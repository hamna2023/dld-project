==> flow/design.v <==
module h_counter(clk,h_count,trig_v);
  input clk;
  output [9:0] h_count;
  output trig_v;
  reg [9:0] h_count;
  reg trig_v;
  initial 
    begin
      h_count=0;
      trig_v=0;
    end
  always @ (posedge clk)
    begin
      if (h_count<799)
        begin
          h_count <= h_count+1;
          if (h_count ==798)
          begin 
            trig_v <=1;
          end
        end
      else
        begin
          trig_v <=0;
          h_count <= 0;        
        end
    end
endmodule
* Step by step through the tools: h_counter
What the tools print for h_counter, step after step.
Line numbers count from 1 in the design file above.
Operators: Yosys type, input widths -> output width; for muxes data width and select width s.
Cell names lack the library's common part.
Not given: --
- Top module :: h_counter
- Clock :: clk
- Library :: sky130hd
- Timing corner :: tt_025C_1v80

* Elaborated design
Yosys after proc, flatten, opt, wreduce and memory -nomap, before mapping. Enables and synchronous resets that opt folds into registers are not counted as muxes. Memory bits, and registers merged into a memory's read port (data or address), are not among the register bits. Print and check cells are not counted. Equal cells are merged and count once.
- Bits in registers :: 11
- Clocked read ports x word width :: 0
- Bits in latches :: 0
- Output and inout bits :: 11
- Memory bits (read-only) :: 0
- Bits of input ports :: 1
- Word-level cells :: 5
- Memories kept :: 0
- RAM bits :: 0
- Muxes and demuxes :: 0
- Equal/unequal tests :: 1
- Shift-type cells :: 0
- Bitwise gates (word level) :: 0
- $mul :: 0
- Reduce/logical cells :: 0
- Div/mod/pow operators :: 0
- Magnitude comparators :: 1
- Add/subtract/negate cells :: 1
** Operators with widths (number)
- $add 10x1->10 const B :: 1
- $lt 10x10->1 const B :: 1
- $eq 10x10->1 const B :: 1

* Depth
Depth = most cells in a row (Yosys ltp): at word level without a register or memory, in the mapped netlist without a sequential cell, where the memories' decode and read muxes count.
- Word-level depth :: 1
- ABC_AREA :: 0
- Mapped depth :: 6

* Synthesis result
Yosys stat after the flow's synthesis: flattened, memories mapped to cells. It holds for the ABC_AREA given above (unset counts as 0); a run with the other value may have another netlist.
The area totals of this step are shown rounded.
- Buffers :: 2
- Mapped cells :: 58
- Synthesis area :: 526 µm²
- Flip-flops :: 11
** Cell types (number)
- dfxtp_1 :: 11
- xnor2_1 :: 4
- nor2_1 :: 8
- ha_1 :: 2
- buf_6 :: 2
- a31oi_1 :: 3
- xor2_1 :: 2
- a21oi_1 :: 3
- nand2_1 :: 4
- nand4_2 :: 1
- inv_1 :: 3
- nand3_1 :: 2
- nand3_2 :: 1
- nor3_2 :: 1
- a21oi_2 :: 1
- a21boi_1 :: 1
- a21o_1 :: 1
- nor3b_1 :: 1
Other cell types: 7; their cells: 7.

* Path before layout
Path of least setup slack by OpenSTA after synthesis, without wires, with an ideal clock, recovery checks aside; 20% of the period is set as input and as output delay. Where synthesis merged equal registers, the netlist keeps one of their names.
- Path kind :: register to register
- From :: register h_count[0]
- To :: register h_count[8]
- Delay of the path :: 1.384 ns
- Data arrival time :: 1.270 ns
- Clock period :: 1.64 ns
- Time at the first pin :: 0.000 ns
- Driving pins on the path :: 6
- Path buffers :: 0
- Path slack :: 0.256 ns
- Period reached after synthesis :: 1.384 ns
"delay of the path" = arrival - input delay + setup time.
"driving pins on the path": output pins that drive a net of the path, with the launching flip-flop's if there is one; two outputs of one cell count as two.
"period reached after synthesis" = period - worst setup slack (recovery checks aside). The figure is calculated, with input and output delays left at 20% of the set period.
The rows between start and end are the longest chain of elaborated cells between them; the timing report does not say that the signal goes this way. Where chains are equally long, one stands for them.
A line is the first line of the expression or statement that the cell stems from. Yosys adds cells for indexed reads and writes and turns some case tables into memories.
- Cells stage by stage :: dfxtp_1 > ha_1 > nand4_2 > a21boi_1 > o22ai_1 > a21o_1
- Cells in the longest elaborated chain :: 1
** Ends and longest elaborated chain, after synthesis
- start: declaration :: line 3 : output [9:0] h_count;
- start: assignment :: line 16 : h_count <= h_count+1;
- start: assignment :: line 25 : h_count <= 0;
- $add 10x1->10 :: line 16
- end: assignment :: line 16
- end: assignment :: line 25
- end: declaration :: line 3

* Worst path after layout
Path of least setup slack in the final report of run 2 (OpenROAD, finished layout, wires in). Where an end is a register, its clock arrival counts in the times.
- Path kind :: register to output
- From :: register h_count[5]
- To :: output port h_count[5]
- Data arrival time :: 1.35 ns
- Path slack :: 0.17 ns
- Driving pins on the path :: 2
- Time at the first pin :: 0.28 ns
- Clock period :: 1.9 ns
- Path buffers :: 1
- Output delay :: 0.38 ns
- Cells stage by stage :: dfxtp_1 > clkdlybuf4s50_1
- Cells in the longest elaborated chain :: 0
** Ends and longest elaborated chain, post-layout
- start: declaration :: line 3 : output [9:0] h_count;
- start: assignment :: line 16 : h_count <= h_count+1;
- start: assignment :: line 25 : h_count <= 0;
- end: declaration :: line 3

Ticket comment

2 stored runs of h_counter in the flow (synthesis by Yosys, layout by OpenROAD, sky130hd cells), in arbitrary order. Constraints: input delay and output delay 20% of the set period each, output load 0.01 pF.
By "period achieved" is meant the clock period of the run minus its worst setup slack. This is arithmetic on one report: input and output delays are still those of the set period (20% each).
"critical setup path time" = time allowed to the worst setup path (clock period - input delay - output delay, where it has them) - its slack; a late launch clock adds to it, a late capture clock takes from it.
"total power of the final layout" is the tool's figure for a default switching activity; nothing was simulated.
Values from the reports are rounded here.

* Run 1
** Files
==> flow/run.sh <==
#!/bin/bash
# the make line also repeats the synthesis and layout settings of config.mk as NAME=value (left out here)
make -C /OpenROAD-flow-scripts/flow DESIGN_CONFIG=/design/flow/config.mk WORK_HOME=/design/flow/orfs CLKGATE_MAP_FILE= finish
==> flow/config.mk <==
export PLATFORM = sky130hd
export DESIGN_NAME = h_counter
export DESIGN_NICKNAME = h_counter
export VERILOG_FILES = /design/flow/design.v
export SDC_FILE = /design/flow/constraint.sdc
export NUM_CORES = 4
export LEC_CHECK = 0
export CAP_MARGIN = 20
export CELL_PAD_IN_SITES_DETAIL_PLACEMENT = 2
export CELL_PAD_IN_SITES_GLOBAL_PLACEMENT = 0
export CORE_ASPECT_RATIO = 0.55
export CORE_MARGIN = 2
export CORE_UTILIZATION = 31
export CTS_CLUSTER_SIZE = 37
export GPL_TIMING_DRIVEN = 0
export MAX_ROUTING_LAYER = met4
export PLACE_DENSITY_LB_ADDON = 0.03
export SLEW_MARGIN = 20
==> flow/constraint.sdc <==
create_clock -name core_clock -period 0.958 [get_ports {clk}]
set_input_delay 0.1916 -clock core_clock [delete_from_list [all_inputs] [get_ports {clk}]]
set_output_delay 0.1916 -clock core_clock [all_outputs]
set_load 0.01 [all_outputs]
** Results
Did not finish, floorplanning stopped with PDN-0185.

* Run 2
** Files
==> flow/run.sh <==
#!/bin/bash
# the make line also repeats the synthesis and layout settings of config.mk as NAME=value (left out here)
make -C /OpenROAD-flow-scripts/flow DESIGN_CONFIG=/design/flow/config.mk WORK_HOME=/design/flow/orfs CLKGATE_MAP_FILE= finish
==> flow/config.mk <==
export PLATFORM = sky130hd
export DESIGN_NAME = h_counter
export DESIGN_NICKNAME = h_counter
export VERILOG_FILES = /design/flow/design.v
export SDC_FILE = /design/flow/constraint.sdc
export NUM_CORES = 4
export LEC_CHECK = 0
export CAP_MARGIN = 20
export CELL_PAD_IN_SITES_DETAIL_PLACEMENT = 2
export CELL_PAD_IN_SITES_GLOBAL_PLACEMENT = 0
export CORE_MARGIN = 2
export CORE_UTILIZATION = 15
export CTS_CLUSTER_DIAMETER = 390
export GPL_ROUTABILITY_DRIVEN = 0
export GPL_TIMING_DRIVEN = 0
export MAX_ROUTING_LAYER = met4
export SETUP_SLACK_MARGIN = 0.04
export SLEW_MARGIN = 15
==> flow/constraint.sdc <==
create_clock -name core_clock -period 1.9 [get_ports {clk}]
set_input_delay 0.3800 -clock core_clock [delete_from_list [all_inputs] [get_ports {clk}]]
set_output_delay 0.3800 -clock core_clock [all_outputs]
set_load 0.01 [all_outputs]
** Results
- Chip area after synthesis (Yosys) :: 526 µm²
- Total die area :: 3990 µm²
- Utilization after routing :: 21.4 %
- Setup slack of the worst path :: 0.166 ns
- Total negative slack :: 0.000 ns
- Worst hold slack after layout :: 0.498 ns
- Total power of the final layout :: 402 uW
- Period achieved :: 1.734 ns
- Critical setup path time :: 1.35 ns
- Worst setup path type :: register to output
