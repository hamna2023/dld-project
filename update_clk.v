==> flow/design.v <==
module updateclk(clk,updateclock,count);
  input clk;
  output reg updateclock;
  output reg[21:0] count;
  always @ (posedge clk)
    begin
      if (count<2000000)
        begin
          count<=count+1;
          updateclock<=0;
        end
      else
        begin
          count<=0;
          updateclock<=1;
        end
    end
endmodule
# --- Tool chain data of updateclk ---
# Tool output for the design above, in the order of the flow.
# Lines are those of the file above, counted from 1.
# Operators: Yosys type, input widths -> output width; for muxes data width and select width s.
# Cell names lack the library's common part.
inputs:
  top: "updateclk"
  clock: "clk"
  library: "sky130hd"
  corner: "tt_025C_1v80"

# --- Word-level counts ---
# Source: Yosys, flattened and elaborated, memories not mapped. Widths are those after wreduce; folded enables and synchronous resets count as part of the registers. Registers that Yosys merges into a memory's read port (data or address) are not register bits. Print and check cells do not count. Equal cells are merged and count once.
word_totals:
  clocked_rd_ports_x_width: 0
  output_inout_bits: 23
  inputBits: 1
  mem_count: 0
  latch_bits: 0
  romBits: 0
  reg_bits: 23
  ramBits: 0
  elab_cells: 5
op_classes:
  n_cmp: 1
  addsub: 1
  reduce_and_logical: 0
  n_shift: 0
  div_mod_pow: 0
  n_eq: 0
  bitwise: 0
  n_mul: 0
  mux: 1
ops:
  columns: ["cell", "n"]
  rows:
  - ["$add 22x1->22 const B", 1]
  - ["$lt 22x21->1 const B", 1]
  - ["$mux 1", 1]

# --- Depth ---
# Depth = most cells in a row (Yosys ltp): at word level without a register or memory, in the mapped netlist without a sequential cell, where the memories' decode and read muxes count.
depth:
  ltp_word: 2
  ABC_AREA: 0
  ltp_mapped: 5

# --- Netlist ---
# Yosys stat after the flow's synthesis: flattened, memories mapped to cells. It holds for the ABC_AREA given above (unset counts as 0); a run with the other value may have another netlist.
# Totals and module areas in this step are rounded.
by_type:
  columns: ["type", "n", "area_total_um2"]
  rows:
  - ["dfxtp_1", 23, 460.442]
  - ["xnor2_1", 13, 113.859]
  - ["nor2_1", 22, 82.579]
  - ["nor4_1", 6, 37.536]
  - ["nand4_1", 5, 31.28]
  - ["a21oi_1", 5, 25.024]
  - ["nand3_1", 5, 25.024]
  - ["inv_1", 6, 22.522]
  - ["nand2_1", 5, 18.768]
  - ["a31o_2", 2, 17.517]
  - ["nor3_1", 3, 15.014]
  - ["ha_1", 1, 12.512]
  - ["or3_1", 2, 12.512]
  - ["nand3_2", 1, 10.01]
  - ["o21ai_0", 2, 10.01]
  - ["o21ba_2", 1, 10.01]
  - ["o31a_2", 1, 10.01]
  - ["a41oi_1", 1, 8.758]
# Other cell types: 8; their cells: 9.
synth_totals:
  seqArea_mm2: 0.00046
  mapped_cells: 113
  ffs: 23
  area_mm2: 0.000977
  buf_cells: 3

# --- Path before layout ---
# Path of least setup slack by OpenSTA after synthesis, without wires, with an ideal clock, recovery checks aside; 20% of the period is set as input and as output delay. Where synthesis merged equal registers, the netlist keeps one of their names.
synth_path:
  path_type: "flip-flop to flip-flop"
  from: "reg count[2]"
  to: "reg count[19]"
  driving_pins: 6
  period_ns: 2.55
  path_slack_ns: 0.766
  arrival_time_ns: 1.669
  delay_ns: 1.784
  period_less_setup_slack_ns: 1.784
# "delay_ns" = arrival - input delay + setup time.
# "driving_pins" counts driving pins, that of a launching flip-flop among them; a cell with two outputs on the path counts twice.
# "period_less_setup_slack_ns" is the clock period less the worst setup slack; recovery checks do not enter. This is arithmetic on one report: input and output delays are still those of the set period (20% each).
# The rows between start and end are the longest chain of elaborated cells between them; the timing report does not say that the signal goes this way. Where chains are equally long, one stands for them.
# A line is the first line of the expression or statement that the cell stems from. Yosys adds cells for indexed reads and writes and turns some case tables into memories.
synth_between:
  cell_sequence: "dfxtp_1 > nand4_1 > or3_1 > buf_2 > o31a_2 > o21ba_2"
  elab_chain_cells: 1
  cone_cells: 2
  lines_between: 2
  cone_classes: "add/sub (1); compare (1)"
synth_lines:
  columns: ["item", "line", "text"]
  rows:
  - ["start, declared", 4, "output reg[21:0] count;"]
  - ["start, assigned", 9, "count<=count+1;"]
  - ["start, assigned", 14, "count<=0;"]
  - ["$add 22x1->22", 9, null]
  - ["end, assigned", 9, null]
  - ["end, assigned", 14, null]
  - ["end, declared", 4, null]

# --- Path in the finished layout ---
# Path of least setup slack in the final report of run 2 (OpenROAD, finished layout, wires in). Where an end is a register, its clock arrival counts in the times.
layout_path:
  path_type: "flip-flop to flip-flop"
  from: "reg count[0]"
  to: "reg count[16]"
  driving_pins: 6
  arrival_time_ns: 2.14
  path_slack_ns: 0.56
  period_ns: 2.48
# The rows between start and end are the longest chain of elaborated cells between them; the timing report does not say that the signal goes this way. Where chains are equally long, one stands for them.
layout_between:
  cell_sequence: "dfxtp_1 > ha_1 > nand3_1 > nor4_1 > a31o_2 > a21oi_1"
  elab_chain_cells: 1
  cone_cells: 2
  lines_between: 2
  cone_classes: "add/sub (1); compare (1)"
layout_lines:
  columns: ["item", "line", "text"]
  rows:
  - ["start, declared", 4, "output reg[21:0] count;"]
  - ["start, assigned", 9, "count<=count+1;"]
  - ["start, assigned", 14, "count<=0;"]
  - ["$add 22x1->22", 9, null]
  - ["end, assigned", 9, null]
  - ["end, assigned", 14, null]
  - ["end, declared", 4, null]

# Below are 2 stored runs of the flow (Yosys, OpenROAD; platform sky130hd) on updateclk, each with its settings and what was measured, unordered. Constraints: input delay and output delay 20% of the set period each, output load 0.01 pF.
# "timing.achieved_period_ns": clock period set for the run, less the worst setup slack. It is reckoned from that one timing run; input and output delays stay at 20% of the period that was set.
# "timing.worst_path_ns" = time allowed to the worst setup path (clock period - input delay - output delay, where it has them) - its slack; a late launch clock adds to it, a late capture clock takes from it.
# "totalPower_w" rests on the timing tool's default activity at the inputs, not on a simulated workload.
# Measured values are rounded.
runs:
  - name: "run 1"
    settings:
      period_ns: 2.35
      CORE_UTILIZATION: 56
      SETUP_SLACK_MARGIN: -0.04
      PLACE_DENSITY_LB_ADDON: 0.18
      CELL_PAD_IN_SITES_DETAIL_PLACEMENT: 1
      TNS_END_PERCENT: 40
      GPL_TIMING_DRIVEN: 0
      CTS_CLUSTER_DIAMETER: 163
      MIN_ROUTING_LAYER: "met1"
      CAP_MARGIN: 20
      CORE_MARGIN: 2
      SLEW_MARGIN: 20
    outcome: "unfinished; error DPL-0033 in clock tree synthesis"
  - name: "run 2"
    settings:
      period_ns: 2.48
      CORE_UTILIZATION: 31
      PLACE_DENSITY_LB_ADDON: 0.16
      GPL_TIMING_DRIVEN: 1
      MIN_ROUTING_LAYER: "met1"
      MAX_ROUTING_LAYER: "met4"
      CAP_MARGIN: 20
      CORE_MARGIN: 2
      SLEW_MARGIN: 20
    results:
      synth_area_mm2: 0.000977
      design_die_area_mm2: 0.00362
      layout_stdcell_area_mm2: 0.00129
      finish.utilization_pct: 42.8
      setup_ws_ns: 0.563
      tns_setup_ns: 0.000
      timing.hold.ws_ns: 0.500
      totalPower_w: 0.000732
      timing.achieved_period_ns: 1.917
      timing.worst_path_ns: 1.92
      path_kind: "flip-flop to flip-flop"
